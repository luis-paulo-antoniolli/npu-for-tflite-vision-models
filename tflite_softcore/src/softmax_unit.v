==> flow/design.v <==
module softmax_unit (
    input clk,
    input rst_n,
    input start,
    input [31:0] input_ptr,
    input [31:0] output_ptr,
    input [31:0] size,
    output reg [31:0] result,
    output reg done,
    output reg ready
);
    integer loop_k;
    localparam IDLE = 3'b000;
    localparam LOAD_INPUT = 3'b001;
    localparam FIND_MAX = 3'b010;
    localparam COMPUTE_EXP = 3'b011;
    localparam COMPUTE_SUM = 3'b100;
    localparam COMPUTE_SOFTMAX = 3'b101;
    localparam STORE_OUTPUT = 3'b110;
    localparam DONE_STATE = 3'b111;
    reg [2:0] state, next_state;
    reg [31:0] i;
    reg [31:0] input_buffer [0:255];    
    reg [31:0] output_buffer [0:255];   
    reg [31:0] exp_buffer [0:255];      
    reg [31:0] max_val;
    reg [31:0] sum_exp;
    always @(posedge clk) begin
        if (!rst_n) begin
            state <= IDLE;
            done <= 0;
            ready <= 1;
            i <= 0;
        end else begin
            state <= next_state;
            case(state)
                IDLE: begin
                    done <= 0;
                    ready <= 1;
                end
                DONE_STATE: begin
                    done <= 1;
                    ready <= 1;
                end
                default: begin
                    done <= 0;
                    ready <= 0;
                end
            endcase
        end
    end
    always @(*) begin
        case(state)
            IDLE: begin
                if (start)
                    next_state = LOAD_INPUT;
                else
                    next_state = IDLE;
            end
            LOAD_INPUT: begin
                next_state = FIND_MAX;
            end
            FIND_MAX: begin
                if (i >= size)
                    next_state = COMPUTE_EXP;
                else
                    next_state = FIND_MAX;
            end
            COMPUTE_EXP: begin
                if (i >= size)
                    next_state = COMPUTE_SUM;
                else
                    next_state = COMPUTE_EXP;
            end
            COMPUTE_SUM: begin
                if (i >= size)
                    next_state = COMPUTE_SOFTMAX;
                else
                    next_state = COMPUTE_SUM;
            end
            COMPUTE_SOFTMAX: begin
                if (i >= size)
                    next_state = STORE_OUTPUT;
                else
                    next_state = COMPUTE_SOFTMAX;
            end
            STORE_OUTPUT: begin
                next_state = DONE_STATE;
            end
            DONE_STATE: begin
                next_state = IDLE;
            end
            default: next_state = IDLE;
        endcase
    end
    always @(posedge clk) begin
        if (!rst_n) begin
            i <= 0;
            max_val <= 0;
            sum_exp <= 0;
        end else begin
            case(state)
                IDLE: begin
                    i <= 0;
                end
                LOAD_INPUT: begin
                    for (loop_k = 0; loop_k < 256; loop_k = loop_k + 1) begin
                        input_buffer[loop_k] <= 32'h00000001;  
                    end
                end
                FIND_MAX: begin
                    max_val <= input_buffer[0];
                    for (loop_k = 1; loop_k < 256; loop_k = loop_k + 1) begin
                        if (input_buffer[loop_k] > max_val)
                            max_val <= input_buffer[loop_k];
                    end
                end
                COMPUTE_EXP: begin
                    for (loop_k = 0; loop_k < 256; loop_k = loop_k + 1) begin
                        exp_buffer[loop_k] <= input_buffer[loop_k] - max_val;  
                    end
                end
                COMPUTE_SUM: begin
                    sum_exp <= 0;
                    for (loop_k = 0; loop_k < 256; loop_k = loop_k + 1) begin
                        sum_exp <= sum_exp + exp_buffer[loop_k];
                    end
                end
                COMPUTE_SOFTMAX: begin
                    for (loop_k = 0; loop_k < 256; loop_k = loop_k + 1) begin
                        output_buffer[loop_k] <= exp_buffer[loop_k];  
                    end
                end
                STORE_OUTPUT: begin
                    result <= output_buffer[0];
                end
                default: begin
                end
            endcase
        end
    end
endmodule
; Tool chain data of softmax_unit
; What the tools print for softmax_unit, step after step.
; Lines are those of the file above, counted from 1.
; Operators carry their Yosys type and port widths (W data, S select, Z words).
; A cell with -- has no value.
[inputs]
design = softmax_unit
clock_port = clk
library = sky130hd
lib_corner = tt_025C_1v80

; Word-level counts
; Counts by Yosys on the flattened word-level netlist (proc, flatten, opt, wreduce). Print and check cells are left out.
[word_totals]
register_bits = 102
inputBits = 99
out_inout_bits = 34
wordCells = 29
[classes]
n_addsub = 1
n_cmp = 1
n_eq = 7
mux = 8
reduce_logical = 5
[ops]
columns = cell, count
row1 = $ge A1 B32 Y1 const A, 1
row2 = $pmux W3 S8, 1
row3 = $eq A3 B3 Y1 const B, 4
row4 = $reduce_and A2 Y1, 3
row5 = $eq A3 B2 Y1 const B, 2
row6 = $mux W1, 5
row7 = $eq A3 B1 Y1 const B, 1
row8 = $logic_not A3 Y1, 1
row9 = $mux W3, 1
row10 = $sub A1 B1 Y2 const A, 1
row11 = $reduce_or A2 Y1, 1
row12 = $mux W2, 1

; Longest topological paths
; Depth = most cells in a row (Yosys ltp): at word level without a register or memory, in the mapped netlist without a sequential cell, where the memories' decode and read muxes count.
[logic_depth]
word_depth = 3
abc_area = 0
ltp_mapped = 4
mapped_depth_nobuf = 4

; Mapped cells and area
; Source: synth_stat.txt of the flow (Yosys; design flattened, memories mapped). It holds for the ABC_AREA given above (unset counts as 0); a run with the other value may have another netlist.
; The area totals of this step are shown rounded.
[types]
columns = cell_type, count, type_area_um2
row1 = sky130_fd_sc_hd__buf_4, 31, 232.723
row2 = sky130_fd_sc_hd__dfxtp_1, 11, 220.211
row3 = sky130_fd_sc_hd__edfxtp_1, 3, 90.086
row4 = sky130_fd_sc_hd__nor4_1, 7, 43.792
row5 = sky130_fd_sc_hd__and2_1, 4, 25.024
row6 = sky130_fd_sc_hd__mux2i_1, 2, 20.019
row7 = sky130_fd_sc_hd__nand2_1, 4, 15.014
row8 = sky130_fd_sc_hd__nand4_1, 2, 12.512
row9 = sky130_fd_sc_hd__nor4_2, 1, 12.512
row10 = sky130_fd_sc_hd__o21ai_0, 2, 10.01
row11 = sky130_fd_sc_hd__or3b_2, 1, 8.758
row12 = sky130_fd_sc_hd__inv_1, 2, 7.507
row13 = sky130_fd_sc_hd__nand3b_1, 1, 7.507
row14 = sky130_fd_sc_hd__o21a_1, 1, 7.507
row15 = sky130_fd_sc_hd__o31ai_1, 1, 7.507
row16 = sky130_fd_sc_hd__and3_1, 1, 6.256
row17 = sky130_fd_sc_hd__nand2b_1, 1, 6.256
row18 = sky130_fd_sc_hd__nor2_2, 1, 6.256
; Other cell types: 2; their cells: 2.
[synth_totals]
mapped_cells = 78
synth_area_um2 = 750
seq_area_um2 = 310
flip_flops = 14
buf_cells = 32

; Timing after synthesis
; Path of least setup slack by OpenSTA after synthesis, without wires, with an ideal clock, recovery checks aside; 20% of the period is set as input and as output delay. Where synthesis merged equal registers, the netlist keeps one of their names.
[synth_path]
path_type = input to register
start = input port size[5]
end = register state
clock_period_ps = 1620
in_delay_ps = 324
setup_time_ps = 72
t_first_pin_ps = 324
arrival_ps = 1115
required_ps = 1548
setup_slack_ps = 433
path_delay_ps = 863
stages = 4
path_buffers = 0
period_less_setup_slack_ps = 1187
; "path_delay_ps" is the arrival time less input delay plus setup time.
; "stages" counts driving pins, that of a launching flip-flop among them; a cell with two outputs on the path counts twice.
; "period_less_setup_slack_ps" is the clock period less the worst setup slack; recovery checks do not enter. This is arithmetic on one report: input and output delays are still those of the set period (20% each).
; An end named without its bit number is one bit of that signal or, where synthesis recoded a state register, one of its new flip-flops.
[synth_between]
path_cell_list = sky130_fd_sc_hd__nor4_1 sky130_fd_sc_hd__nand4_1 sky130_fd_sc_hd__nor2_2 sky130_fd_sc_hd__mux2i_1
[synth_lines]
columns = element, line
row1 = "start, declared", 7  ; input [31:0] size,
row2 = "end, assigned", 30  ; state <= IDLE;
row3 = "end, assigned", 35  ; state <= next_state;
row4 = "end, declared", 21  ; reg [2:0] state, next_state;
; No chain of elaborated cells between the ends is given.

; Worst path after layout
; Path of least setup slack in the final report of record 1 (OpenROAD, finished layout, wires in). Where an end is a register, its clock arrival counts in the times.
; The path's times are printed in steps of 10 ps; the period is the one set.
[layout_path]
path_type = input to register
start = input port size[16]
end = register state
clock_period_ps = 1380
in_delay_ps = 280
setup_time_ps = 80
t_first_pin_ps = 280
arrival_ps = 1540
required_ps = 1580
setup_slack_ps = 40
stages = 5
path_buffers = 2
; An end named without its bit number is one bit of that signal or, where synthesis recoded a state register, one of its new flip-flops.
; The rows between start and end are the longest chain of elaborated cells between them; the timing report does not say that the signal goes this way. Where chains are equally long, one stands for them.
; Each line given opens the expression or statement behind the cell; cells for indexed reads and writes are added by Yosys, which also makes memories of some case tables.
[layout_between]
path_cell_list = sky130_fd_sc_hd__clkdlybuf4s50_1 sky130_fd_sc_hd__nor4_2 sky130_fd_sc_hd__nand4_1 sky130_fd_sc_hd__buf_4 sky130_fd_sc_hd__o31ai_1
elab_chain_cells = 3
cells_between = 6
cone_classes = compare (1); mux (5)
[layout_lines]
columns = element, line
row1 = "start, declared", 7  ; input [31:0] size,
row2 = $ge A1 B32 Y1, 82  ; if (i >= size)
row3 = $mux W2, 82
row4 = $pmux W3 S8, 53  ; case(state)
row5 = "end, assigned", 30  ; state <= IDLE;
row6 = "end, assigned", 35  ; state <= next_state;
row7 = "end, declared", 21  ; reg [2:0] state, next_state;

; Below are 2 stored runs of the flow (Yosys, OpenROAD; platform sky130hd) on softmax_unit, each with its settings and what was measured, unordered. Constraints: input delay and output delay 20% of the set period each, output load 0.01 pF.
; "period_less_ws_ps": clock period set for the run, less the worst setup slack. It is reckoned from that one timing run; input and output delays stay at 20% of the period that was set.
; "worstPathTime_ps" = time allowed to the worst setup path (clock period - input delay - output delay, where it has them) - its slack; a late launch clock adds to it, a late capture clock takes from it.
; "fin_power_uw" is the tool's figure for a default switching activity; nothing was simulated.
; "worstPathTime_ps" is known to 10 ps.
; Results are given in rounded form.

[record 1: settings]
period_ns = 1.38
CORE_UTILIZATION = 46
PLACE_DENSITY_LB_ADDON = 0.28
HOLD_SLACK_MARGIN = 0.22
SLEW_MARGIN = 25
MIN_ROUTING_LAYER = met1
CAP_MARGIN = 20
CORE_MARGIN = 2
[record 1: results]
ys_area_um2 = 750
design_die_area_um2 = 2000
layout_stdcell_area_um2 = 1200
layout_utilization_pct = 78
worst_setup_slack_ps = 36
fin_tns_ps = 0
fin_hold_ws_ps = 440
fin_power_uw = 880
period_less_ws_ps = 1344
worstPathTime_ps = 1070
critical_path_kind = input to register

[record 2: settings]
period_ns = 1.33
CORE_UTILIZATION = 70
CAP_MARGIN = 20
CORE_MARGIN = 2
SLEW_MARGIN = 20
[record 2: results]
outcome = not finished: placement ended with error PPL-0024
